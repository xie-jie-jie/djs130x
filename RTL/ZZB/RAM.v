==> flow/design.v <==
module RAM (
    input wire          test_rst_n,
    input wire [14:0]   mem_test_addr,
    input wire          mem_test_we,
    input wire [15:0]   mem_test_wdata,
    input wire          test_clk,
    output wire[15:0]   mem_test_rdata,
    output wire[15:0]   mem_data16,
    output wire[15:0]   mem_data17,
    output wire[15:0]   mem_data18,
    output wire[15:0]   mem_data19,
    output wire[15:0]   mem_data20
);
    reg [15:0] mem_test_ram [63:0];
    reg [15:0] rdata;
    always @(posedge test_clk or negedge test_rst_n) begin
        if(!test_rst_n) begin
            mem_test_ram[0] <= 16'h380a;
            mem_test_ram[1] <= 16'h8300;
            mem_test_ram[2] <= 16'hab00;
            mem_test_ram[3] <= 16'ha600;
            mem_test_ram[4] <= 16'h9200;
            mem_test_ram[5] <= 16'ha200;
            mem_test_ram[6] <= 16'hca00;
            mem_test_ram[7] <= 16'h5300;
            mem_test_ram[8] <= 16'hfb00;
            mem_test_ram[9] <= 16'h0003;
            mem_test_ram[10] <= 16'h0010;
        end
        else if(mem_test_we)
        mem_test_ram[mem_test_addr] <= mem_test_wdata;
        else if(!mem_test_we)
        rdata <= mem_test_ram[mem_test_addr];
        else
        mem_test_ram[mem_test_addr] <= mem_test_ram[mem_test_addr];
    end
    wire [15:0] mem_data0;
    wire [15:0] mem_data1;
    wire [15:0] mem_data2;
    wire [15:0] mem_data3;
    wire [15:0] mem_data4;
    wire [15:0] mem_data5;
    wire [15:0] mem_data6;
    wire [15:0] mem_data7;
    wire [15:0] mem_data8;
    wire [15:0] mem_data9;
    wire [15:0] mem_data10;
    assign mem_data0 = mem_test_ram[0];
    assign mem_data1 = mem_test_ram[1]; 
    assign mem_data2 = mem_test_ram[2];
    assign mem_data3 = mem_test_ram[3]; 
    assign mem_data4 = mem_test_ram[4];
    assign mem_data5 = mem_test_ram[5]; 
    assign mem_data6 = mem_test_ram[6];
    assign mem_data7 = mem_test_ram[7]; 
    assign mem_data8 = mem_test_ram[8];
    assign mem_data9 = mem_test_ram[9]; 
    assign mem_data10 = mem_test_ram[10];
    assign mem_data16 = mem_test_ram[16];
    assign mem_data17 = mem_test_ram[17];
    assign mem_data18 = mem_test_ram[18];
    assign mem_data19 = mem_test_ram[19];
    assign mem_data20 = mem_test_ram[20];
    assign mem_test_rdata = rdata;
endmodule
### From RTL to reports: RAM

What the tools print for RAM, step after step.
Lines are those of the file above, counted from 1.
Operators: Yosys type, input widths -> output width; for muxes data width and select width s.
Cell names lack the library's common part.
Not given: -

| set-up | value |
|---|---|
| design top | RAM |
| clock | test_clk |
| standard-cell library | sky130hd |
| timing corner | tt_025C_1v80 |

### Word level

Counts by Yosys on the flattened word-level netlist (proc, flatten, opt, wreduce). Print and check cells are left out. Cells with the same type and inputs are merged into one.

| operators by class | value |
|---|---|
| equal/unequal tests | 63 |
| mux-type cells | 129 |
| reductions and logical operators | 66 |
| bitwise gates (word level) | 1 |

Operator list:

| kind | count |
|---|---|
| $mux 16 | 128 |
| $pmux 16 s64 | 1 |
| $eq 6x6->1 const B | 32 |
| $reduce_and 3->1 | 53 |
| $eq 6x5->1 const B | 16 |
| $eq 6x4->1 const B | 8 |
| $reduce_and 2->1 | 12 |
| $eq 6x3->1 const B | 4 |
| $eq 6x2->1 const B | 2 |
| $eq 6x1->1 const B | 1 |
| $logic_not 6->1 | 1 |
| $not 1->1 | 1 |

| storage and ports | value |
|---|---|
| register bits | 1040 |
| cells after elaboration | 324 |
| output and inout port bits | 96 |

### Longest topological paths

Longest topological path by Yosys (ltp), each cell counted once; first at word level (registers and memories cut), then after technology mapping (sequential cells cut; the memories' decode and read muxes count).

| logic depth | value |
|---|---|
| word-level depth | 3 |
| ABC_AREA | 0 |
| gate-level depth with buffers | 10 |
| depth with buffers taken out | 6 |

### Synthesis result

Yosys stat after the flow's synthesis: flattened, memories mapped to cells. It holds for the ABC_AREA given above (unset counts as 0); a run with the other value may have another netlist.

Cell types:

| cell | count |
|---|---|
| edfxtp_1 | 864 |
| dfrtp_1 | 135 |
| a22oi_1 | 386 |
| mux2_2 | 177 |
| dfstp_2 | 41 |
| nand4_1 | 83 |
| nor2_1 | 134 |
| clkbuf_1 | 96 |
| and3_1 | 53 |
| a22o_1 | 36 |
| a221oi_1 | 24 |
| nand3_1 | 37 |
| buf_2 | 33 |
| nand2_1 | 33 |
| a2111oi_0 | 14 |
| nor4_1 | 14 |
| a21oi_1 | 17 |
| and4_1 | 8 |

Other cell types: 46; their cells: 113.

| mapped netlist | value |
|---|---|
| mapped flip-flops | 1040 |
| synthesis area | 0.039399 mm² |
| cells in the netlist | 2298 |
| buffers | 144 |

### Worst setup path after synthesis

Path of least setup slack by OpenSTA after synthesis, without wires, with an ideal clock, recovery checks aside; 20% of the period is set as input and as output delay. Where synthesis merged equal registers, the netlist keeps one of their names.

| timing path post-synthesis | value |
|---|---|
| kind | input -> register |
| start | input port mem_test_addr[5] |
| end | register mem_test_ram[48][0] |
| path buffers | 5 |
| input delay | 984 ps |
| time at the first pin | 984 ps |
| stages | 8 |
| slack | 1253 ps |
| arrival | 3279 ps |
| period | 4920 ps |
| path delay | 2683 ps |
| setup time | 388 ps |
| synthesis period reached | 3667 ps |

"path delay" is the arrival time less input delay plus setup time.
"stages" counts driving pins, that of a launching flip-flop among them; a cell with two outputs on the path counts twice.
"synthesis period reached" is the clock period less the worst setup slack; recovery checks do not enter. This is arithmetic on one report: input and output delays are still those of the set period (20% each).
Between the ends stands the longest chain of elaborated cells between them, by number of cells; it is not shown to be the way that was timed. Of several equally long chains one is given.
Each line given opens the expression or statement behind the cell; cells for indexed reads and writes are added by Yosys, which also makes memories of some case tables.
Where a signal picks the word or bit written, the line may be left out of the assigning lines.
The path ends at the enable pin of a flip-flop; only ways to that pin are counted.

| on the way, post-synthesis | value |
|---|---|
| path through | clkbuf_1 > and2_1 > clkbuf_1 > clkbuf_1 > clkbuf_1 > nand3_1 > clkbuf_1 > nor2_1 |
| length of the longest elaborated chain | 2 |

RTL lines, path post-synthesis:

| item | RTL line | text |
|---|---|---|
| from (decl) | 3 | `input wire [14:0]   mem_test_addr,` |
| $eq 6x6->1 | 31 | `mem_test_ram[mem_test_addr] <= mem_test_wdata;` |
| $reduce_and 3->1 | - |  |
| to (decl) | 14 | `reg [15:0] mem_test_ram [63:0];` |

### Worst path after layout

Path of least setup slack in the final report of entry A (OpenROAD, finished layout, wires in). Where an end is a register, its clock arrival counts in the times.
The path's times are printed in steps of 10 ps; the period is the one set.

| timing path post-layout | value |
|---|---|
| kind | input -> register |
| start | input port mem_test_addr[1] |
| end | register rdata[8] |
| slack | 350 ps |
| path buffers | 4 |
| stages | 10 |
| arrival | 4130 ps |
| time at the first pin | 790 ps |
| period | 3950 ps |
| setup time | 160 ps |
| input delay | 790 ps |

Between the ends stands the longest chain of elaborated cells between them, by number of cells; it is not shown to be the way that was timed. Of several equally long chains one is given.

| on the way, post-layout | value |
|---|---|
| path through | clkdlybuf4s50_1 > buf_12 > or4b_2 > nor2_1 > buf_4 > buf_4 > a22oi_1 > nand4_1 > nor4_1 > a31oi_1 |
| length of the longest elaborated chain | 2 |

RTL lines, path post-layout:

| item | RTL line | text |
|---|---|---|
| from (decl) | 3 | `input wire [14:0]   mem_test_addr,` |
| $eq 6x6->1 | 33 | `rdata <= mem_test_ram[mem_test_addr];` |
| $pmux 16 s64 | 33 |  |
| to (assign) | 33 |  |
| to (decl) | 15 | `reg [15:0] rdata;` |

FLOW RESULTS
============

Module RAM, platform sky130hd: 2 stored runs of the flow (Yosys, OpenROAD) with differing settings, in no particular order. Input and output delays are each 20% of the period that was set; the output load is 0.01 pF.
"clock period reached" is the run's clock period less its worst setup slack. It is reckoned from that one timing run; input and output delays stay at 20% of the period that was set.
"time used up by the worst setup path" means the part of the period allowed to the worst setup path (the constraints hold back 20% at inputs and 20% at outputs) less its slack; where the path has registers, the arrival times of their clocks count too.
"total design power" rests on the timing tool's default activity at the inputs, not on a simulated workload.
"time used up by the worst setup path" is known to 10 ps.
Among the settings, . means not set for that run.

| run name | period_ns | CORE_UTILIZATION | SETUP_SLACK_MARGIN | PLACE_DENSITY_LB_ADDON | CORE_MARGIN | TNS_END_PERCENT | GPL_ROUTABILITY_DRIVEN | CTS_CLUSTER_DIAMETER | CAP_MARGIN | SLEW_MARGIN | MAX_ROUTING_LAYER | PLACE_DENSITY | CELL_PAD_IN_SITES_GLOBAL_PLACEMENT | total design power (W) | standard-cell area after layout (mm²) | netlist area reported by Yosys (mm²) | utilization after routing | final setup TNS (ps) | die footprint (mm²) | setup slack of the worst path (ps) | clock period reached (ps) | time used up by the worst setup path (ps) | class of the worst setup path |
|---|---|---|---|---|---|---|---|---|---|---|---|---|---|---|---|---|---|---|---|---|---|---|---|
| entry A | 3.95 | 60 | 0.49 | 0.01 | 7 | 20 | 0 | 222 | 0 | 30 | met4 | . | . | 0.023064 | 0.0481174 | 0.039399 | 0.744 | 0 | 0.0730351 | 351 | 3599 | 2810 | input -> register |
| entry B | 3.08 | 48 | -0.1 | . | 2 | . | . | 181 | 20 | 15 | met5 | 0.86 | 3 | 0.030509 | 0.0509439 | 0.039399 | 0.623 | -393 | 0.0843902 | -107 | 3187 | 2570 | input -> register |
